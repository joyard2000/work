==> flow/design.v <==
`timescale 1ns / 1ps
module axi_stream_insert_header_1 #(
parameter DATA_WD = 32,
parameter DATA_BYTE_WD = DATA_WD / 8,
parameter BYTE_CNT_WD = $clog2(DATA_BYTE_WD)
) (
input clk,
input rst_n,
input valid_in,
input [DATA_WD-1 : 0] data_in,
input [DATA_BYTE_WD-1 : 0] keep_in,
input last_in,
output ready_in,
output valid_out,
output [DATA_WD-1 : 0] data_out,
output [DATA_BYTE_WD-1 : 0] keep_out,
output last_out,
input ready_out,
input valid_insert,
input [DATA_WD-1 : 0] data_insert,
input [DATA_BYTE_WD-1 : 0] keep_insert,
input [BYTE_CNT_WD-1: 0] byte_insert_cnt,
output ready_insert
);
reg last_in_r1;
reg last_in_r2;
wire last_in_pulse_p;
reg [DATA_WD-1 : 0] data_out_r1; 
reg [DATA_WD-1 : 0] data_out_r2;
reg [DATA_BYTE_WD-1 : 0] keep_in_r;
wire axis_ready_in;
always@(posedge clk or negedge rst_n)
if(!rst_n)
begin
    last_in_r1 <= 0;
    last_in_r2 <= 0;
end
else 
begin
    last_in_r1 <= last_in;
    last_in_r2 <= last_in_r1;
end
assign last_in_pulse_p = ~last_in_r1 & last_in_r2;
assign axis_ready_in = last_in_pulse_p? 0 : 1;
assign ready_in = axis_ready_in;
always@(posedge clk or negedge rst_n)
if(!rst_n)
begin
    data_out_r1 <= 0;
end
else if(valid_in && axis_ready_in) 
begin
    keep_in_r <= keep_in;
    data_out_r1 <= data_in;
    data_out_r2 <= data_out_r1;
end
else
begin
    data_out_r1 <= data_out_r1;
    data_out_r2 <= data_out_r2;
end
reg [DATA_WD-1 : 0]header_out_r;
reg insert_flag;
reg [DATA_BYTE_WD-1 : 0] keep_insert_out_r;
always@(posedge clk or negedge rst_n)
if(!rst_n)
begin
    header_out_r <= 0;
    insert_flag <= 0;
end
else if(valid_insert && ready_insert)
begin
    case(keep_insert)
    4'b1111:begin header_out_r<=data_insert;insert_flag<=1; end
    4'b0111:begin header_out_r<={8'b0,data_insert[23:0]};insert_flag<=1;end
    4'b0011:begin header_out_r<={16'b0,data_insert[15:0]};insert_flag<=1;end
    4'b0001:begin header_out_r<={24'b0,data_insert[7:0]};insert_flag<=1;end
    default:begin header_out_r<=header_out_r;insert_flag<=1; end
    endcase
    keep_insert_out_r <= keep_insert;
end
else
begin
	insert_flag<=0;
end
reg [DATA_WD-1 : 0]header_data_out_r;
always@(posedge clk or negedge rst_n)
if(!rst_n)
begin
    header_data_out_r <= 0;
end
else if(insert_flag)
begin
    case(keep_insert)
    4'b1111:begin header_data_out_r<=header_out_r;end
    4'b0111:begin header_data_out_r<={data_insert[23:0],data_out_r1[31:24]};end
    4'b0011:begin header_data_out_r<={data_insert[15:0],data_out_r1[31:16]};end
    4'b0001:begin header_data_out_r<={data_insert[7:0],data_out_r1[31:8]};end
    default:begin header_data_out_r<=header_data_out_r;end
    endcase
end
else 
    begin
        case(keep_insert_out_r)
        4'b1111:begin header_data_out_r<=data_out_r2; end
        4'b0111:begin header_data_out_r<={data_out_r2[23:0],data_out_r1[31:24]};end
        4'b0011:begin header_data_out_r<={data_out_r2[15:0],data_out_r1[31:16]};end
        4'b0001:begin header_data_out_r<={data_out_r2[7:0],data_out_r1[31:8]};end
        default:begin header_data_out_r<=header_data_out_r; end
    endcase
    end
reg s_ready_insert;
assign data_out = ready_out?header_data_out_r:data_out_r2;
always@(posedge clk or negedge rst_n)
begin
    if(!rst_n)
        s_ready_insert<=0;
    else
        s_ready_insert<= insert_flag==1 ? 0:1;
end
assign ready_insert=s_ready_insert;
reg [1:0]insert_flag_r;
always@(posedge clk or negedge rst_n)
begin
    if(!rst_n)
        insert_flag_r<=0;
    else
        insert_flag_r <= {insert_flag_r[0],insert_flag};
end
assign neg_flag = ~insert_flag_r[1]&insert_flag_r[0];
assign valid_out = neg_flag? 0 : 1;
wire last_out_p;
reg [DATA_BYTE_WD-1 : 0] keep_out_r;
always@(posedge clk or negedge rst_n)
begin
    if(!rst_n)
        keep_out_r<=0;
    else if(valid_out)
        keep_out_r <= 4'b1111;
    else if(last_out_p)
    begin
        case(keep_insert)
            4'b1111:begin keep_out_r <= keep_in_r;end
            4'b0111:begin keep_out_r <= keep_in_r<<1;end
            4'b0011:begin keep_out_r <= keep_in_r<<2;end
            4'b0001:begin keep_out_r <= keep_in_r<<3;end
        endcase
    end
    else
        keep_out_r<=0;
end
assign keep_out = keep_out_r;
reg [1:0]last_out_r;
always@(posedge clk or negedge rst_n)
begin
    if(!rst_n)
        last_out_r <= 0;
    else 
    begin
        last_out_r <= {last_out_r[0],last_in_pulse_p};
    end
end
assign last_out_p = ~last_out_r[0]&last_out_r[1];
assign last_out = last_out_p;
endmodule
[From RTL to reports: axi_stream_insert_header_1]
What the tools print for axi_stream_insert_header_1, step after step.
Lines are those of the file above, counted from 1.
Cell names lack the library's common part.
The mark -- stands for no value.
Set-up
  top module: axi_stream_insert_header_1
  clock: clk
  cell library: sky130hd
  corner: tt_025C_1v80

[Elaborated design]
Source: Yosys, flattened and elaborated, memories not mapped. Widths are those after wreduce. Registers that Yosys merges into a memory's read port (data or address) are not register bits. Print and check cells do not count. Equal cells are merged and count once.
Bit counts
  register bits: 148
  output and inout bits: 40
Operators by class
  bitwise operators: 6
  reductions and logical operators: 8
  multiplexer cells: 12
  equal/unequal tests: 10
Operators with widths (number)
  case mux 32 bit (select 4 bit): 3
  two-way mux 32 bit: 2
  case mux 4 bit (select 4 bit): 1
  AND reduction 2 bit: 4
  equality test 4 x 1 -> 1 bit with constant B: 2
  equality test 4 x 2 -> 1 bit with constant B: 2
  equality test 4 x 3 -> 1 bit with constant B: 2
  equality test 4 bit with constant B: 2
  two-way mux 4 bit: 2
  != test 6 x 2 -> 1 bit with constant B: 1
  != test 5 x 1 -> 1 bit with constant B: 1
  nonzero test 5 bit: 1
  nonzero test 4 bit: 1
  two-way mux 1 bit: 4
  AND 1 bit: 3
  NOT 1 bit: 3
  logical AND 1 bit: 2

[Longest topological paths]
Longest topological path by Yosys (ltp), each cell counted once; first at word level (registers and memories cut), then after technology mapping (sequential cells cut; the memories' decode and read muxes count).
Logic depth
  depth after elaboration: 5
  ABC_AREA: 0
  depth in mapped cells: 8

[Netlist]
Yosys stat after the flow's synthesis: flattened, memories mapped to cells. It holds for the ABC_AREA given above (unset counts as 0); a run with the other value may have another netlist.
Cell types (number)
  dfrtp_1: 108
  edfxtp_1: 40
  mux2_2: 71
  nand2_1: 142
  o21ai_0: 86
  a21oi_1: 53
  nand2b_1: 26
  mux2i_1: 16
  o221ai_1: 17
  clkbuf_1: 32
  buf_2: 21
  o211ai_1: 14
  nor2_1: 22
  a221oi_1: 9
  a221o_1: 7
  nor3_1: 14
  a31oi_1: 11
  nor2b_1: 11
Other cell types: 41; their cells: 134.
Mapped netlist
  cell area after synthesis: 8115.3 um^2
  buffers: 69
  standard cells after synthesis: 834
  flip-flops: 148

[Worst setup path after synthesis]
Source: OpenSTA report_checks on the synthesized netlist (no wires, ideal clock, input and output delay 20% of the period each), path of least setup slack; recovery checks are left aside. Register names are those of the netlist, which keeps one name where synthesis merged equal registers.
Path after synthesis
  kind: reg-to-reg
  start point: register last_in_r1
  end point: register data_out_r2[0]
  required time: 1.833 ns
  delay of the path: 1.866 ns
  launch time at the first pin: 0.000 ns
  buffers on the path: 0
  path slack: 0.364 ns
  clock period: 2.23 ns
  stages on the path: 3
  arrival: 1.469 ns
  period reached after synthesis: 1.866 ns
"delay of the path" is the arrival time less input delay plus setup time.
"stages on the path" counts driving pins, that of a launching flip-flop among them; a cell with two outputs on the path counts twice.
"period reached after synthesis" = period - worst setup slack (recovery checks aside). The figure is calculated, with input and output delays left at 20% of the set period.
The rows between start and end are the longest chain of elaborated cells between them; the timing report does not say that the signal goes this way. Where chains are equally long, one stands for them.
Each line given opens the expression or statement behind the cell; cells for indexed reads and writes are added by Yosys, which also makes memories of some case tables.
Between the ends, after synthesis
  cells stage by stage: dfrtp_1 nand2b_1 and3_1
  cells in the longest elaborated chain: 5
  elaborated cells between the ends (all ways): 5
  classes of those cells: mux: 1; logic: 2; reduce/logical: 2
Ends and longest elaborated chain, after synthesis
  start, declared: RTL line 25  | reg last_in_r1;
  start, assigned: RTL line 35  | last_in_r1 <= 0;
  start, assigned: RTL line 40  | last_in_r1 <= last_in;
  NOT 1 bit: RTL line 43  | assign last_in_pulse_p = ~last_in_r1 & last_in_r2;
  AND 1 bit: RTL line 43
  two-way mux 1 bit: RTL line 44  | assign axis_ready_in = last_in_pulse_p? 0 : 1;
  logical AND 1 bit: RTL line 51  | else if(valid_in && axis_ready_in)
  AND reduction 2 bit
  end, assigned: RTL line 55  | data_out_r2 <= data_out_r1;
  end, assigned: RTL line 60  | data_out_r2 <= data_out_r2;
  end, declared: RTL line 29  | reg [DATA_WD-1 : 0] data_out_r2;

[Path in the finished layout]
From the final timing report of record 1: the path of least setup slack in the routed layout; clock arrival at registers is part of the times.
Path after layout
  kind: input-to-output
  start point: input ready_out
  end point: output data_out[15]
  buffers on the path: 3
  launch time at the first pin: 0.47 ns
  stages on the path: 4
  clock period: 2.33 ns
  arrival: 1.65 ns
  input delay: 0.47 ns
  path slack: 0.22 ns
  required time: 1.86 ns
The rows between start and end are the longest chain of elaborated cells between them; the timing report does not say that the signal goes this way. Where chains are equally long, one stands for them.
Between the ends, after layout
  cells stage by stage: buf_4 buf_12 mux2_2 clkdlybuf4s50_1
  cells in the longest elaborated chain: 1
  elaborated cells between the ends (all ways): 1
  classes of those cells: mux: 1
Ends and longest elaborated chain, after layout
  start, declared: RTL line 18  | input ready_out,
  two-way mux 32 bit: RTL line 113  | assign data_out = ready_out?header_data_out_r:data_out_r2;
  end, declared: RTL line 15  | output [DATA_WD-1 : 0] data_out,

FLOW RESULTS
============

Measured data: module axi_stream_insert_header_1, platform sky130hd, 2 stored runs of the flow under differing settings, order arbitrary. Input and output delays are each 20% of the period that was set; the output load is 0.01 pF.
"achieved clock period (ns)" = clock period - worst setup slack. The figure is calculated, with input and output delays left at 20% of the set period.
"worst setup path time (ns)" is the time allowed to the run's worst setup path (the clock period less input and output delay, where it has them) less its slack. Clock arrival times count: a late capture clock shortens it, a late launch clock lengthens it.
"finish__power__total" rests on the timing tool's default activity at the inputs, not on a simulated workload.

Flow files of record 1
==> flow/run.sh <==
#!/bin/bash
# the make line also repeats the synthesis and layout settings of config.mk as NAME=value (left out here)
make -C /OpenROAD-flow-scripts/flow DESIGN_CONFIG=/design/flow/config.mk WORK_HOME=/design/flow/orfs CLKGATE_MAP_FILE= finish
==> flow/config.mk <==
export PLATFORM = sky130hd
export DESIGN_NAME = axi_stream_insert_header_1
export DESIGN_NICKNAME = axi_stream_insert_header_1
export VERILOG_FILES = /design/flow/design.v
export SDC_FILE = /design/flow/constraint.sdc
export NUM_CORES = 4
export LEC_CHECK = 0
export CAP_MARGIN = 20
export CORE_MARGIN = 2
export CORE_UTILIZATION = 40
export SETUP_SLACK_MARGIN = 0.18
export SLEW_MARGIN = 20
==> flow/constraint.sdc <==
create_clock -name core_clock -period 2.33 [get_ports {clk}]
set_input_delay 0.4660 -clock core_clock [delete_from_list [all_inputs] [get_ports {clk}]]
set_output_delay 0.4660 -clock core_clock [all_outputs]
set_load 0.01 [all_outputs]

report of record 1
yosys chip area after synthesis (um^2): 8115.3
finish__design__die__area: 21443.2
finish__design__instance__area__stdcell: 10659.0
finish__design__instance__utilization: 0.5319
finish__timing__setup__ws: 0.219
finish__timing__setup__tns: 0.000
finish__timing__hold__ws: 0.101
finish__power__total: 7.732e-03
achieved clock period (ns): 2.111
worst setup path time (ns): 1.18
worst setup path kind: input-to-output

Flow files of record 2
==> flow/run.sh <==
#!/bin/bash
# the make line also repeats the synthesis and layout settings of config.mk as NAME=value (left out here)
make -C /OpenROAD-flow-scripts/flow DESIGN_CONFIG=/design/flow/config.mk WORK_HOME=/design/flow/orfs CLKGATE_MAP_FILE= finish
==> flow/config.mk <==
export PLATFORM = sky130hd
export DESIGN_NAME = axi_stream_insert_header_1
export DESIGN_NICKNAME = axi_stream_insert_header_1
export VERILOG_FILES = /design/flow/design.v
export SDC_FILE = /design/flow/constraint.sdc
export NUM_CORES = 4
export LEC_CHECK = 0
export ABC_AREA = 1
export CAP_MARGIN = 20
export CELL_PAD_IN_SITES_DETAIL_PLACEMENT = 1
export CELL_PAD_IN_SITES_GLOBAL_PLACEMENT = 2
export CORE_MARGIN = 2
export CORE_UTILIZATION = 22
export CTS_CLUSTER_DIAMETER = 327
export CTS_CLUSTER_SIZE = 76
export GPL_ROUTABILITY_DRIVEN = 0
export GPL_TIMING_DRIVEN = 0
export PLACE_DENSITY_LB_ADDON = 0.05
export SETUP_SLACK_MARGIN = -0.0
export SLEW_MARGIN = 15
==> flow/constraint.sdc <==
create_clock -name core_clock -period 1.87 [get_ports {clk}]
set_input_delay 0.3740 -clock core_clock [delete_from_list [all_inputs] [get_ports {clk}]]
set_output_delay 0.3740 -clock core_clock [all_outputs]
set_load 0.01 [all_outputs]

report of record 2
yosys chip area after synthesis (um^2): 8882.3
finish__design__die__area: 41996.3
finish__design__instance__area__stdcell: 11726.2
finish__design__instance__utilization: 0.2945
finish__timing__setup__ws: 0.046
finish__timing__setup__tns: 0.000
finish__timing__hold__ws: 0.231
finish__power__total: 9.827e-03
achieved clock period (ns): 1.824
worst setup path time (ns): 1.45
worst setup path kind: reg-to-output
